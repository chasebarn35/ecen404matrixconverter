==> flow/design.v <==
`timescale 1ns / 1ps
       module FSM(
	       input clk,
	       input rst,
	       input [1:0] DesiredLoad,
	       input CurrentSign,
	       output reg [5:0] Sout
       );
       reg [3:0] State, NextState;
       reg [3:0] Counter, CntTot;
       always @(posedge clk or posedge rst) 
       begin
	       if(rst) begin	State = 4'b0000;	end
	       else begin
		       if (Counter >= CntTot) begin
			       State = NextState;
			       Counter = 0;
		       end
		       else begin	Counter = Counter + 1;	end
	       end
       end
       initial begin
	       Sout <= 6'b000000;
	       State <= 4'b0000;
	       Counter <= 0;
	       CntTot <= 0;
       end
       always @(posedge clk)
       begin
	       case(State)
		       4'b0001:
		       begin
			       Sout <= 6'b100000;
			       CntTot <= 9;
			       case(DesiredLoad)
				       2'b01: begin NextState = 4'b1101; end
				       2'b10: begin NextState = 4'b0010; end
				       2'b11: begin NextState = 4'b1001; end
				       default: NextState = State;
			       endcase
		       end
		       4'b0010:	
		       begin
			       Sout <= 6'b101000;
			       CntTot <= 1;
			       case(DesiredLoad)
				       2'b01: begin NextState = 4'b0001; end
				       2'b10: begin NextState = 4'b0101; end
				       2'b11: begin NextState = 4'b0101; end  
				       default: NextState = State;
			       endcase
		       end
		       4'b0011:	
		       begin
			       Sout <= 6'b010100;
			       CntTot <= 1;
			       case(DesiredLoad)
				       2'b01: begin NextState = 4'b1011; end
				       2'b10: begin NextState = 4'b0100; end
				       2'b11: begin NextState = 4'b0100; end  
				       default: NextState = State;
			       endcase
		       end
		       4'b0100:	
		       begin
			       Sout <= 6'b000100;
			       CntTot <= 9;
			       case(DesiredLoad)
				       2'b01: begin NextState = 4'b0011; end
				       2'b10: begin NextState = 4'b1110; end
				       2'b11: begin NextState = 4'b0111; end
				       default: NextState = State;
			       endcase
		       end
		       4'b0101:	
		       begin
			       Sout <= 6'b001000;
			       CntTot <= 9;
			       case(DesiredLoad)
				       2'b01: begin NextState = 4'b0010; end
				       2'b10: begin NextState = 4'b1110; end
				       2'b11: begin NextState = 4'b0110; end
				       default: NextState = State;
			       endcase
		       end
		       4'b0110:	
		       begin
			       Sout <= 6'b001010;
			       CntTot <= 1;
			       case(DesiredLoad)
				       2'b01: begin NextState = 4'b0101; end  
				       2'b10: begin NextState = 4'b0101; end
				       2'b11: begin NextState = 4'b1010; end
				       default: NextState = State;
			       endcase
		       end
		       4'b0111:	
		       begin
			       Sout <= 6'b000101;  
			       CntTot <= 1;
			       case(DesiredLoad)
				       2'b01: begin NextState = 4'b0100; end  
				       2'b10: begin NextState = 4'b0100; end
				       2'b11: begin NextState = 4'b1000; end
				       default: NextState = State;
			       endcase
		       end
		       4'b1000:
		       begin
			       Sout <= 6'b000001;  
			       CntTot <= 9;
			       case(DesiredLoad)
				       2'b01: begin NextState = 4'b1100; end
				       2'b10: begin NextState = 4'b0111; end
				       2'b11: begin NextState = 4'b1111; end
				       default: NextState = State;
			       endcase
		       end
		       4'b1001:	
		       begin
			       Sout <= 6'b100010;  
			       CntTot <= 1;
			       case(DesiredLoad)
				       2'b01: begin NextState = 4'b0001; end
				       2'b10: begin NextState = 4'b0001; end  
				       2'b11: begin NextState = 4'b1010; end
				       default: NextState = State;
			       endcase
		       end
		       4'b1010:	
		       begin
			       Sout <= 6'b000010;  
			       CntTot <= 9;
			       case(DesiredLoad)
				       2'b01: begin NextState = 4'b1001; end
				       2'b10: begin NextState = 4'b0110; end
				       2'b11: begin NextState = 4'b1111; end
				       default: NextState = State;
			       endcase
		       end
		       4'b1011:	
		       begin
			       Sout <= 6'b010000;  
			       CntTot <= 9;
			       case(DesiredLoad)
				       2'b01: begin NextState = 4'b1101; end
				       2'b10: begin NextState = 4'b0011; end
				       2'b11: begin NextState = 4'b1100; end
				       default: NextState = State;
			       endcase
		       end
		       4'b1100:	
		       begin
			       Sout <= 6'b010001;  
			       CntTot <= 1;
			       case(DesiredLoad)
				       2'b01: begin NextState = 4'b1011; end
				       2'b10: begin NextState = 4'b1011; end  
				       2'b11: begin NextState = 4'b1000; end
				       default: NextState = State;
			       endcase
		       end
		       4'b1101:	
		       begin
			       Sout <= 6'b110000;  
			       CntTot <= 1;
			       case({CurrentSign,DesiredLoad})
				       3'b101: begin NextState = 4'b1101; end
				       3'b001: begin NextState = 4'b1101; end
				       3'b110: begin NextState = 4'b0001; end
				       3'b010: begin NextState = 4'b1011; end
				       3'b111: begin NextState = 4'b0001; end
				       3'b011: begin NextState = 4'b1011; end
				       default: NextState = State;
			       endcase
		       end
		       4'b1110:	
		       begin
			       Sout <= 6'b001100;  
			       CntTot <= 1;
			       case({CurrentSign,DesiredLoad})
				       3'b101: begin NextState = 4'b0101; end
				       3'b001: begin NextState = 4'b0100; end
				       3'b110: begin NextState = 4'b1110; end
				       3'b010: begin NextState = 4'b1110; end
				       3'b111: begin NextState = 4'b0101; end
				       3'b011: begin NextState = 4'b0100; end
				       default: NextState = State;
			       endcase
		       end
		       4'b1111:	
		       begin
			       Sout <= 6'b000011;  
			       CntTot <= 1;
			       case({CurrentSign,DesiredLoad})
				       3'b101: begin NextState = 4'b1010; end
				       3'b001: begin NextState = 4'b1000; end
				       3'b110: begin NextState = 4'b1010; end
				       3'b010: begin NextState = 4'b1000; end
				       3'b111: begin NextState = 4'b1111; end
				       3'b011: begin NextState = 4'b1111; end
				       default: NextState = State;
			       endcase
		       end
		       4'b0000:	
		       begin
			       Sout <= 6'b000000;  
			       CntTot <= 0;
			       case(DesiredLoad)  
				       2'b01: begin NextState = 4'b1101; end
				       2'b10: begin NextState = 4'b1110; end
				       2'b11: begin NextState = 4'b1111; end
				       default: NextState = State;
			       endcase
		       end
	       endcase
       end
       endmodule
======== Reports on FSM ========
Tool output for the design above, in the order of the flow.
Lines are those of the file above, counted from 1.
Operators carry their Yosys type and port widths (W data, S select, Z words).
Cell names lack the library's common part.
Not given: n/a
set-up
  top ..................................... FSM
  clock port .............................. clk
  library ................................. sky130hd
  library corner .......................... tt_025C_1v80

======== After elaboration ========
Yosys after proc, flatten, opt, wreduce and memory -nomap, before mapping. Enables and synchronous resets that opt folds into registers are not counted as muxes. Memory bits, and registers merged into a memory's read port (data or address), are not among the register bits. Print and check cells are not counted. Equal cells are merged and count once.
cells by class
  muxes and demuxes ....................... 19
  add/subtract/negate cells ............... 1
  reduce/logical cells .................... 14
  eq/ne operators ......................... 24
  $lt $le $gt $ge ......................... 1
operators by type and width
  cell                   number
  $pmux W4 S3            11
  $pmux W6 S16           1
  $pmux W4 S16           1
  $pmux W4 S2            6
  $eq A4 B4 Y1 const B   8
  $reduce_or A2 Y1       11
  $eq A4 B3 Y1 const B   4
  $eq A3 B3 Y1 const B   3
  $reduce_or A9 Y1       1
  $eq A4 B2 Y1 const B   2
  $eq A3 B2 Y1 const B   2
  $reduce_or A6 Y1       1
  $eq A2 B2 Y1 const B   2
  $add A4 B1 Y4 const B  1
  $eq A4 B1 Y1 const B   1
  $ge A4 B4 Y1           1
  $logic_not A4 Y1       1
  $eq A3 B1 Y1 const B   1
  $eq A2 B1 Y1 const B   1
word-level totals
  flip-flop bits (word level) ............. 22
  output and inout bits ................... 6
  input bits .............................. 5

======== Depth ========
Depth = most cells in a row (Yosys ltp): at word level without a register or memory, in the mapped netlist without a sequential cell, where the memories' decode and read muxes count.
logic depth
  depth after elaboration ................. 4
  ABC_AREA ................................ 1
  gate-level depth with buffers ........... 10
  gate-level depth less buffers ........... 10

======== Synthesis result ========
The flow's flattened synthesis, as Yosys stat reports it; memories are mapped. The netlist is that of the ABC_AREA named above (0 if unset); the other value can give another one.
Totals and module areas in this step are rounded.
cell types
  type      number
  dfxtp_1   12
  nand2_1   57
  nor2_1    34
  edfxtp_1  4
  nand3_1   21
  dfrtp_1   4
  ha_1      7
  inv_1     21
  o21ai_0   15
  nand4_1   9
  a21oi_1   7
  inv_2     5
  nand2_2   2
  nor2_2    2
  o22ai_1   2
  buf_6     1
  nor2_4    1
  buf_2     2
Not listed: further types 8, cells in them 8.
synthesis totals
  area of sequential cells ................ 0.00046 mm^2
  cell area after synthesis ............... 0.0014 mm^2
  flip-flop cells ......................... 20
  cell count .............................. 214
  buffer cells ............................ 4

======== Timing after synthesis ========
Source: OpenSTA report_checks on the synthesized netlist (no wires, ideal clock, input and output delay 20% of the period each), path of least setup slack; recovery checks are left aside. Register names are those of the netlist, which keeps one name where synthesis merged equal registers.
timing path after synthesis
  path kind ............................... input port to flip-flop
  start point ............................. input DesiredLoad[0]
  end point ............................... register NextState[1]
  buffers on the path ..................... 1
  data required time ...................... 2.159 ns
  time at the first pin ................... 0.456 ns
  setup time .............................. 0.121 ns
  stages on the path ...................... 8
  delay of the path ....................... 1.109 ns
  arrival time ............................ 1.444 ns
  period .................................. 2.28 ns
  setup slack ............................. 0.715 ns
  synthesis period reached ................ 1.565 ns
"delay of the path" = arrival - input delay + setup time.
"stages on the path" counts driving pins, that of a launching flip-flop among them; a cell with two outputs on the path counts twice.
"synthesis period reached" = period - worst setup slack (recovery checks aside). The figure is calculated, with input and output delays left at 20% of the set period.
The rows between start and end are the longest chain of elaborated cells between them; the timing report does not say that the signal goes this way. Where chains are equally long, one stands for them.
Each line given opens the expression or statement behind the cell; cells for indexed reads and writes are added by Yosys, which also makes memories of some case tables.
A register here has more assigning lines than the two given.
between the ends, after synthesis
  cell sequence ........................... inv_1 -> ha_1 -> buf_4 -> or2_1 -> nand2_1 -> o211ai_1 -> nor2_1 -> nand3_1
  cells in the longest elaborated chain ... 4
ends and longest elaborated chain, after synthesis
  what                RTL line  text
  start: declaration  5         input [1:0] DesiredLoad,
  $eq A3 B2 Y1        195       case({CurrentSign,DesiredLoad})
  $reduce_or A2 Y1    n/a
  $pmux W4 S3         195
  $pmux W4 S16        30        case(State)
  end: assignment     39        default: NextState = State;
  end: assignment     50        default: NextState = State;
  end: declaration    9         reg [3:0] State, NextState;

======== Worst path after layout ========
From the final timing report of job 1: the path of least setup slack in the routed layout; clock arrival at registers is part of the times.
timing path after layout
  path kind ............................... input port to flip-flop
  start point ............................. input DesiredLoad[1]
  end point ............................... register NextState[1]
  data required time ...................... 1.97 ns
  period .................................. 1.8 ns
  time at the first pin ................... 0.36 ns
  setup slack ............................. 0.13 ns
  buffers on the path ..................... 2
  setup time .............................. 0.12 ns
  arrival time ............................ 1.85 ns
  stages on the path ...................... 9
The rows between start and end are the longest chain of elaborated cells between them; the timing report does not say that the signal goes this way. Where chains are equally long, one stands for them.
A register here has more assigning lines than the two given.
between the ends, after layout
  cell sequence ........................... dlygate4sd2_1 -> inv_1 -> ha_1 -> buf_4 -> or2_1 -> nand2_1 -> o211ai_1 -> nor2_1 -> nand3_1
  cells in the longest elaborated chain ... 4
ends and longest elaborated chain, after layout
  what                RTL line  text
  start: declaration  5         input [1:0] DesiredLoad,
  $eq A3 B2 Y1        195       case({CurrentSign,DesiredLoad})
  $reduce_or A2 Y1    n/a
  $pmux W4 S3         195
  $pmux W4 S16        30        case(State)
  end: assignment     39        default: NextState = State;
  end: assignment     50        default: NextState = State;
  end: declaration    9         reg [3:0] State, NextState;

Memo
Re: implementation data of FSM

Flow measurements of FSM on sky130hd: 2 stored runs with different settings, listed in no order. Input and output delays are each 20% of the period that was set; the output load is 0.01 pF.
"clock period achieved" is the run's clock period less its worst setup slack. It is reckoned from that one timing run; input and output delays stay at 20% of the period that was set.
"time of the worst setup path": the worst setup path's part of the clock period (all of it between registers, 20% less for each end at a port) less its slack. A launch clock that arrives late makes it longer, a capture clock that arrives late makes it shorter.
By "total power after layout" is meant OpenSTA's value without simulated activity: inputs other than the clock are taken to toggle once in ten clock periods, and the tool carries that through the logic.
Results are given in rounded form.

---- job 1 ----
settings
  period_ns = 1.8
  CORE_UTILIZATION = 68
  PLACE_DENSITY_LB_ADDON = 0.14
  CORE_MARGIN = 10
  TNS_END_PERCENT = 40
  ABC_AREA = 1
  GPL_TIMING_DRIVEN = 0
  GPL_ROUTABILITY_DRIVEN = 1
  CTS_CLUSTER_SIZE = 50
  CTS_CLUSTER_DIAMETER = 171
  SLEW_MARGIN = 30
  CAP_MARGIN = 20
results
  setup total negative slack .............. 0.000 ns
  total power after layout ................ 2.5 mW
  final design utilization ................ 81 %
  clock period achieved ................... 1.674 ns
  time of the worst setup path ............ 1.31 ns
  critical path kind ...................... input port to flip-flop
  lowest setup slack ...................... 0.13 ns
  overall die area ........................ 0.0042 mm^2
  post-synthesis cell area ................ 0.0014 mm^2
  standard-cell area after layout ......... 0.0016 mm^2

---- job 2 ----
settings
  period_ns = 1.72
  CORE_UTILIZATION = 25
  SETUP_SLACK_MARGIN = -0.17
  PLACE_DENSITY_LB_ADDON = 0.23
  CORE_ASPECT_RATIO = 0.57
  ABC_AREA = 0
  CTS_CLUSTER_SIZE = 86
  SLEW_MARGIN = 30
  MAX_ROUTING_LAYER = met4
  CAP_MARGIN = 20
  CORE_MARGIN = 2
results
  post-synthesis cell area ................ 0.0014 mm^2
  final design utilization ................ 37 %
  setup total negative slack .............. -0.75 ns
  clock period achieved ................... 1.834 ns
  time of the worst setup path ............ 1.83 ns
  critical path kind ...................... flip-flop to flip-flop
  total power after layout ................ 3.5 mW
  lowest setup slack ...................... -0.11 ns
  overall die area ........................ 0.0062 mm^2
  standard-cell area after layout ......... 0.002 mm^2
